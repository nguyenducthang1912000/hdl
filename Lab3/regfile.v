==> flow/design.v <==
module regfile(input clock, input [2:0] address, input en_write, inout [7:0] data);
reg [7:0] registers[7:0];
always @(posedge clock)
    if (en_write)
        registers[address] <= data;
    else
        out_val <= registers[address];
reg [7:0] out_val;
assign data = en_write ? 8'bz : out_val;
endmodule
## Tool chain data of regfile

The steps from the RTL of regfile to its reports follow in flow order.
Line numbers count from 1 in the design file above.
A cell with -- has no value.

| design | value |
|---|---|
| top module | regfile |
| clock port | clock |
| library | sky130hd |
| corner | tt_025C_1v80 |

## Elaborated design

Yosys after proc, flatten, opt, wreduce and memory -nomap, before mapping. Enables and synchronous resets that opt folds into registers are not counted as muxes. Memory bits, and registers merged into a memory's read port (data or address), are not among the register bits. Print and check cells are not counted. Equal cells are merged and count once.
Memory sizes are those after Yosys's memory passes, which may raise the word count (mostly to a power of two), join words into wider ones and drop unused or constant bits.

| storage and ports | value |
|---|---|
| input port bits | 5 |
| memories kept | 1 |
| clocked read ports x word width | 8 |
| bits in writable memories | 64 |
| bits in read-only memories | 0 |
| bits in latches | 0 |
| output and inout port bits | 8 |
| bits in registers | 0 |

| cells by class | value |
|---|---|
| mux-type cells | 4 |
| shifts and indexed selects | 0 |
| div/mod/pow operators | 0 |
| bitwise operators | 0 |
| equality and inequality tests | 0 |
| magnitude comparators | 0 |
| $add $sub $neg | 0 |
| reduce/logical cells | 1 |
| $mul | 0 |

Memory list:

| name | depth | bits a word | read ports | write ports | RTL line | text |
|---|---|---|---|---|---|---|
| registers | 8 | 8 | 1 | 1 | 2 | `reg [7:0] registers[7:0];` |

Operators with widths:

| kind | count |
|---|---|
| 8-bit two-way mux | 2 |
| 3-bit two-way mux | 1 |
| 1-bit logical NOT | 1 |
| 1-bit two-way mux | 1 |

## Longest topological paths

Depth = most cells in a row (Yosys ltp): at word level without a register or memory, in the mapped netlist without a sequential cell, where the memories' decode and read muxes count.

| depth | value |
|---|---|
| depth after elaboration | 2 |
| ABC_AREA | 1 |
| gate-level depth with buffers | 9 |
| depth with buffers taken out | 7 |

## Synthesis result

Source: synth_stat.txt of the flow (Yosys; design flattened, memories mapped). It holds for the ABC_AREA given above (unset counts as 0); a run with the other value may have another netlist.

| synthesis totals | value |
|---|---|
| chip area (Yosys) | 2999.1 µm² |
| standard cells after synthesis | 281 |
| buffer cells | 8 |
| flip-flops | 72 |

Cell types:

| type | count | area in all (µm²) |
|---|---|---|
| sky130_fd_sc_hd__edfxtp_1 | 72 | 2.16E+03 |
| sky130_fd_sc_hd__nand2_1 | 136 | 510.49 |
| sky130_fd_sc_hd__inv_1 | 37 | 138.883 |
| sky130_fd_sc_hd__nand3_1 | 14 | 70.067 |
| sky130_fd_sc_hd__buf_4 | 4 | 30.029 |
| sky130_fd_sc_hd__nor2_1 | 6 | 22.522 |
| sky130_fd_sc_hd__buf_2 | 4 | 20.019 |
| sky130_fd_sc_hd__inv_2 | 3 | 11.261 |
| sky130_fd_sc_hd__nor2_4 | 1 | 11.261 |
| sky130_fd_sc_hd__nor3_1 | 2 | 10.01 |
| sky130_fd_sc_hd__inv_4 | 1 | 6.256 |
| sky130_fd_sc_hd__nand2_2 | 1 | 6.256 |

## Path before layout

Path of least setup slack by OpenSTA after synthesis, without wires, with an ideal clock, recovery checks aside; 20% of the period is set as input and as output delay. Where synthesis merged equal registers, the netlist keeps one of their names.

| path post-synthesis | value |
|---|---|
| kind | in2reg |
| from | in address[0] |
| to | mem registers[0][0] |
| arrival | 1445 ps |
| period | 2020 ps |
| launch time at the first pin | 404 ps |
| path delay | 1424 ps |
| external input delay | 404 ps |
| setup time | 383 ps |
| buffers on the path | 2 |
| driving pins on the path | 5 |
| required time | 1637 ps |
| slack | 192 ps |
| synthesis period reached | 1828 ps |

"path delay" is the arrival time less input delay plus setup time.
"driving pins on the path": output pins that drive a net of the path, with the launching flip-flop's if there is one; two outputs of one cell count as two.
"synthesis period reached" is the clock period less the worst setup slack; recovery checks do not enter. This is arithmetic on one report: input and output delays are still those of the set period (20% each).
The rows between start and end are the longest chain of elaborated cells between them; the timing report does not say that the signal goes this way. Where chains are equally long, one stands for them.
Each line given opens the expression or statement behind the cell; cells for indexed reads and writes are added by Yosys, which also makes memories of some case tables.

| between the ends, post-synthesis | value |
|---|---|
| path through | sky130_fd_sc_hd__buf_4 > sky130_fd_sc_hd__inv_4 > sky130_fd_sc_hd__buf_4 > sky130_fd_sc_hd__nand2_1 > sky130_fd_sc_hd__nor3_1 |
| length of the longest elaborated chain | 1 |
| elaborated cells between the ends (all ways) | 1 |
| RTL lines with such cells | 1 |

RTL lines, path post-synthesis:

| what | RTL line | text |
|---|---|---|
| from (decl) | 1 | `module regfile(input clock, input [2:0] address, input en_write, inout [7:0] data);` |
| 3-bit two-way mux | 4 | `if (en_write)` |
| to (decl) | 2 | `reg [7:0] registers[7:0];` |

## Path in the finished layout

Path of least setup slack in the final report of run A (OpenROAD, finished layout, wires in). Where an end is a register, its clock arrival counts in the times.
The report prints the path's times to 10 ps; the period is as set.

| path after layout | value |
|---|---|
| kind | in2reg |
| from | in address[1] |
| to | mem registers[3][5] |
| setup time | 360 ps |
| slack | 170 ps |
| required time | 2210 ps |
| buffers on the path | 2 |
| period | 2230 ps |
| driving pins on the path | 4 |
| external input delay | 450 ps |
| arrival | 2040 ps |
| launch time at the first pin | 450 ps |

The rows between start and end are the longest chain of elaborated cells between them; the timing report does not say that the signal goes this way. Where chains are equally long, one stands for them.

| between the ends, after layout | value |
|---|---|
| path through | sky130_fd_sc_hd__clkdlybuf4s50_1 > sky130_fd_sc_hd__buf_2 > sky130_fd_sc_hd__nand2_1 > sky130_fd_sc_hd__nor2_2 |
| length of the longest elaborated chain | 1 |
| elaborated cells between the ends (all ways) | 1 |
| RTL lines with such cells | 1 |

RTL lines, path after layout:

| what | RTL line | text |
|---|---|---|
| from (decl) | 1 | `module regfile(input clock, input [2:0] address, input en_write, inout [7:0] data);` |
| 3-bit two-way mux | 4 | `if (en_write)` |
| to (decl) | 2 | `reg [7:0] registers[7:0];` |

Flow measurements of regfile on sky130hd: 2 stored runs with different settings, listed in no order. Input and output delays are each 20% of the period that was set; the output load is 0.01 pF.
"time of the worst setup path" means the part of the period allowed to the worst setup path (the constraints hold back 20% at inputs and 20% at outputs) less its slack; where the path has registers, the arrival times of their clocks count too.
"power consumption" rests on the timing tool's default activity at the inputs, not on a simulated workload.
"time of the worst setup path" is known to 10 ps.

## Run A

==> flow/run.sh <==
#!/bin/bash
# the make line also repeats the synthesis and layout settings of config.mk as NAME=value (left out here)
make -C /OpenROAD-flow-scripts/flow DESIGN_CONFIG=/design/flow/config.mk WORK_HOME=/design/flow/orfs CLKGATE_MAP_FILE= finish
==> flow/config.mk <==
export PLATFORM = sky130hd
export DESIGN_NAME = regfile
export DESIGN_NICKNAME = regfile
export VERILOG_FILES = /design/flow/design.v
export SDC_FILE = /design/flow/constraint.sdc
export NUM_CORES = 4
export LEC_CHECK = 0
export ABC_AREA = 1
export CAP_MARGIN = 20
export CELL_PAD_IN_SITES_DETAIL_PLACEMENT = 2
export CELL_PAD_IN_SITES_GLOBAL_PLACEMENT = 2
export CORE_MARGIN = 10
export CORE_UTILIZATION = 33
export CTS_CLUSTER_DIAMETER = 341
export CTS_CLUSTER_SIZE = 52
export GPL_ROUTABILITY_DRIVEN = 1
export GPL_TIMING_DRIVEN = 0
export PLACE_DENSITY_LB_ADDON = 0.09
export SETUP_SLACK_MARGIN = 0.13
export SLEW_MARGIN = 20
==> flow/constraint.sdc <==
create_clock -name core_clock -period 2.23 [get_ports {clock}]
set_input_delay 0.4460 -clock core_clock [delete_from_list [all_inputs] [get_ports {clock}]]
set_output_delay 0.4460 -clock core_clock [all_outputs]
set_load 0.01 [all_outputs]

| result of run A | value |
|---|---|
| mapped cell area after synthesis | 2999.1 µm² |
| die footprint | 13301.0 µm² |
| standard-cell area after routing | 3430.8 µm² |
| setup slack of the worst path | 166 ps |
| total negative slack | 0 ps |
| power consumption | 0.002978 W |
| time of the worst setup path | 1620 ps |
| critical path type | in2reg |

## Run B

==> flow/run.sh <==
#!/bin/bash
# the make line also repeats the synthesis and layout settings of config.mk as NAME=value (left out here)
make -C /OpenROAD-flow-scripts/flow DESIGN_CONFIG=/design/flow/config.mk WORK_HOME=/design/flow/orfs CLKGATE_MAP_FILE= finish
==> flow/config.mk <==
export PLATFORM = sky130hd
export DESIGN_NAME = regfile
export DESIGN_NICKNAME = regfile
export VERILOG_FILES = /design/flow/design.v
export SDC_FILE = /design/flow/constraint.sdc
export NUM_CORES = 4
export LEC_CHECK = 0
export CAP_MARGIN = 20
export CORE_MARGIN = 3
export CORE_UTILIZATION = 41
export GPL_ROUTABILITY_DRIVEN = 1
export SETUP_SLACK_MARGIN = 0.56
export SLEW_MARGIN = 20
export TNS_END_PERCENT = 90
==> flow/constraint.sdc <==
create_clock -name core_clock -period 3.47 [get_ports {clock}]
set_input_delay 0.6940 -clock core_clock [delete_from_list [all_inputs] [get_ports {clock}]]
set_output_delay 0.6940 -clock core_clock [all_outputs]
set_load 0.01 [all_outputs]

| result of run B | value |
|---|---|
| mapped cell area after synthesis | 2801.4 µm² |
| die footprint | 7860.6 µm² |
| standard-cell area after routing | 3248.1 µm² |
| setup slack of the worst path | 1029 ps |
| total negative slack | 0 ps |
| power consumption | 0.001805 W |
| time of the worst setup path | 1750 ps |
| critical path type | in2reg |
